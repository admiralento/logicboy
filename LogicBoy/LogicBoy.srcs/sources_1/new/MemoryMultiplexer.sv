==> flow/design.v <==
`default_nettype none
module MemoryMultiplexer(
    input wire logic            clk,
    input wire logic            reset,
    input wire logic    [7:0]   address_bus,
    input wire logic    [7:0]   readROMdata,
    input wire logic    [7:0]   readGRAMdata,
    input wire logic    [7:0]   readVRAMdata,
    output logic        [7:0]   data_out_bus,
    input wire logic            wr_en,
    output logic                wr_en_GRAM,
    output logic                wr_en_VRAM
    );
    logic               [7:0]   addressRegister [2];
    logic               [15:0]  fullAddress;
    always_ff @(posedge clk) begin
        if (reset) begin
            addressRegister[0] <= 0;
            addressRegister[1] <= 0;
        end else begin
            addressRegister[0] <= address_bus;
            addressRegister[1] <= addressRegister[0];
        end
    end
    assign fullAddress = {addressRegister[1], addressRegister[0]};
    always_comb begin
        wr_en_GRAM = 0;
        wr_en_VRAM = 0;
        data_out_bus = 'X;
        if (fullAddress < 16'hc800) begin    
            data_out_bus = readROMdata;
        end else if (fullAddress < 16'he8A5) begin    
            data_out_bus = readGRAMdata;
            wr_en_GRAM = wr_en;
        end else begin
            data_out_bus = readVRAMdata;
            wr_en_VRAM = wr_en;
        end
    end
endmodule
== Reports on MemoryMultiplexer ==
Tool output for the design above, in the order of the flow.
Lines are those of the file above, counted from 1.
The mark -- stands for no value.

* Design top: MemoryMultiplexer
* Clock: clk
* Cell library: sky130hd
* Corner: tt_025C_1v80

== Word level ==
Source: Yosys, flattened and elaborated. Widths are those after wreduce; folded enables and synchronous resets count as part of the registers. Registers that Yosys merges into a memory's read port (data or address) are not register bits. Print and check cells do not count. Equal cells are merged and count once.

* Input bits: 35
* RAM bits: 0
* Memory cells: 0
* Cells after elaboration: 10
* Output and inout bits: 10
* Clocked read ports x word width: 0
* Bits in registers: 16
* Bits in read-only memories: 0
* Latch bits: 0

* Magnitude comparators: 2
* Reductions and logical operators: 0
* Shifts and indexed selects: 0
* Divide/modulo/power cells: 0
* Bitwise logic cells: 0
* Mux-type cells: 6
* Equality and inequality tests: 0
* Add/sub/neg operators: 0
* Multiply operators: 0

{| class="wikitable"
|+ Operator list
! operator !! count
|-
| less-than comparator 16 bit with constant B || 2
|-
| 2-to-1 mux 8 bit || 2
|-
| 2-to-1 mux 1 bit || 4
|}

== Longest topological paths ==
Depth = most cells in a row (Yosys ltp): at word level without a register or memory, in the mapped netlist without a sequential cell, where the memories' decode and read muxes count.

* Depth after elaboration: 3
* ABC_AREA: 0
* Mapped depth: 6

== Mapped cells and area ==
The flow's flattened synthesis, as Yosys stat reports it; memories are mapped. The netlist is that of the ABC_AREA named above (0 if unset); the other value can give another one.

{| class="wikitable"
|+ Cell types
! type !! count !! total area (µm²)
|-
| sky130_fd_sc_hd__dfxtp_1 || 16 || 320.307
|-
| sky130_fd_sc_hd__nor2b_1 || 16 || 100.096
|-
| sky130_fd_sc_hd__a22oi_1 || 8 || 60.058
|-
| sky130_fd_sc_hd__nor3b_1 || 8 || 60.058
|-
| sky130_fd_sc_hd__o211ai_1 || 8 || 60.058
|-
| sky130_fd_sc_hd__a31oi_1 || 8 || 50.048
|-
| sky130_fd_sc_hd__nor2_1 || 9 || 33.782
|-
| sky130_fd_sc_hd__buf_6 || 2 || 22.522
|-
| sky130_fd_sc_hd__o2111a_1 || 1 || 11.261
|-
| sky130_fd_sc_hd__o21ai_0 || 2 || 10.01
|-
| sky130_fd_sc_hd__o311a_1 || 1 || 10.01
|-
| sky130_fd_sc_hd__o2111ai_1 || 1 || 8.758
|-
| sky130_fd_sc_hd__o21ai_2 || 1 || 8.758
|-
| sky130_fd_sc_hd__o31a_1 || 1 || 8.758
|-
| sky130_fd_sc_hd__a21o_1 || 1 || 7.507
|-
| sky130_fd_sc_hd__and2b_1 || 1 || 7.507
|-
| sky130_fd_sc_hd__clkbuf_1 || 2 || 7.507
|-
| sky130_fd_sc_hd__or2_1 || 1 || 6.256
|}

Not listed: further types 6, cells in them 6.

* Cell area after synthesis: 820.8 µm²
* Buffers: 7
* Sequential area: 320.3 µm²
* Cells in the netlist: 93
* Flip-flop cells: 16

== Worst setup path after synthesis ==
Source: OpenSTA report_checks on the synthesized netlist (no wires, ideal clock, input and output delay 20% of the period each), path of least setup slack; recovery checks are left aside. Register names are those of the netlist, which keeps one name where synthesis merged equal registers.

* Kind: register to output
* Start point: register addressRegister[1][4]
* End point: output data_out_bus[0]
* Arrival time: 1332 ps
* Slack: 484 ps
* Stages on the path: 5
* Delay of the path: 1332 ps
* Clock period: 2270 ps
* Synthesis period reached: 1786 ps

"delay of the path" = arrival - input delay + setup time.
At an output port there is no setup time.
"stages on the path": output pins that drive a net of the path, with the launching flip-flop's if there is one; two outputs of one cell count as two.
"synthesis period reached" is the clock period less the worst setup slack; recovery checks do not enter. This is arithmetic on one report: input and output delays are still those of the set period (20% each).
Between the ends stands the longest chain of elaborated cells between them, by number of cells; it is not shown to be the way that was timed. Of several equally long chains one is given.
Each line given opens the expression or statement behind the cell; cells for indexed reads and writes are added by Yosys, which also makes memories of some case tables.

* Path through: sky130_fd_sc_hd__dfxtp_1 > sky130_fd_sc_hd__buf_2 > sky130_fd_sc_hd__o2111ai_1 > sky130_fd_sc_hd__a22oi_1 > sky130_fd_sc_hd__a31oi_1
* Length of the longest elaborated chain: 3
* Elaborated cells on any way between the ends: 4
* RTL lines with such cells: 2
* Classes of those cells: compare: 2; mux: 2

{| class="wikitable"
|+ Ends and longest elaborated chain, post-synthesis
! item !! RTL line !! text
|-
| start, declared || 14 || <nowiki>logic               [7:0]   addressRegister [2];</nowiki>
|-
| start, assigned || 19 || <nowiki>addressRegister[1] <= 0;</nowiki>
|-
| start, assigned || 22 || <nowiki>addressRegister[1] <= addressRegister[0];</nowiki>
|-
| less-than comparator 16 bit || 32 || <nowiki>end else if (fullAddress < 16'he8A5) begin</nowiki>
|-
| 2-to-1 mux 8 bit || 32 ||
|-
| 2-to-1 mux 8 bit || 30 || <nowiki>if (fullAddress < 16'hc800) begin</nowiki>
|-
| end, declared || 9 || <nowiki>output logic        [7:0]   data_out_bus,</nowiki>
|}

Add stored flow runs of MemoryMultiplexer

module MemoryMultiplexer, platform sky130hd, 2 stored runs of the flow under differing settings, order arbitrary. Input and output delays are each 20% of the period that was set; the output load is 0.01 pF.

=== Entry A ===
{| class="wikitable"
! Setting !! Value
|-
| period_ns || 3.02
|-
| CORE_UTILIZATION || 69
|-
| SETUP_SLACK_MARGIN || 0.48
|-
| PLACE_DENSITY_LB_ADDON || 0.23
|-
| CORE_MARGIN || 6
|-
| GPL_TIMING_DRIVEN || 1
|-
| CTS_CLUSTER_SIZE || 90
|-
| CAP_MARGIN || 0
|-
| SLEW_MARGIN || 15
|-
| MIN_ROUTING_LAYER || met2
|}
Stopped before the end: placement reported FLW-0024.

=== Entry B ===
{| class="wikitable"
! Setting !! Value
|-
| period_ns || 2.42
|-
| CORE_UTILIZATION || 40
|-
| CORE_ASPECT_RATIO || 1.01
|-
| CORE_MARGIN || 6
|-
| CELL_PAD_IN_SITES_DETAIL_PLACEMENT || 2
|-
| TNS_END_PERCENT || 95
|-
| CTS_CLUSTER_SIZE || 65
|-
| CAP_MARGIN || 30
|-
| MIN_ROUTING_LAYER || met2
|-
| SLEW_MARGIN || 20
|}
Stopped before the end: placement reported DPL-0033.
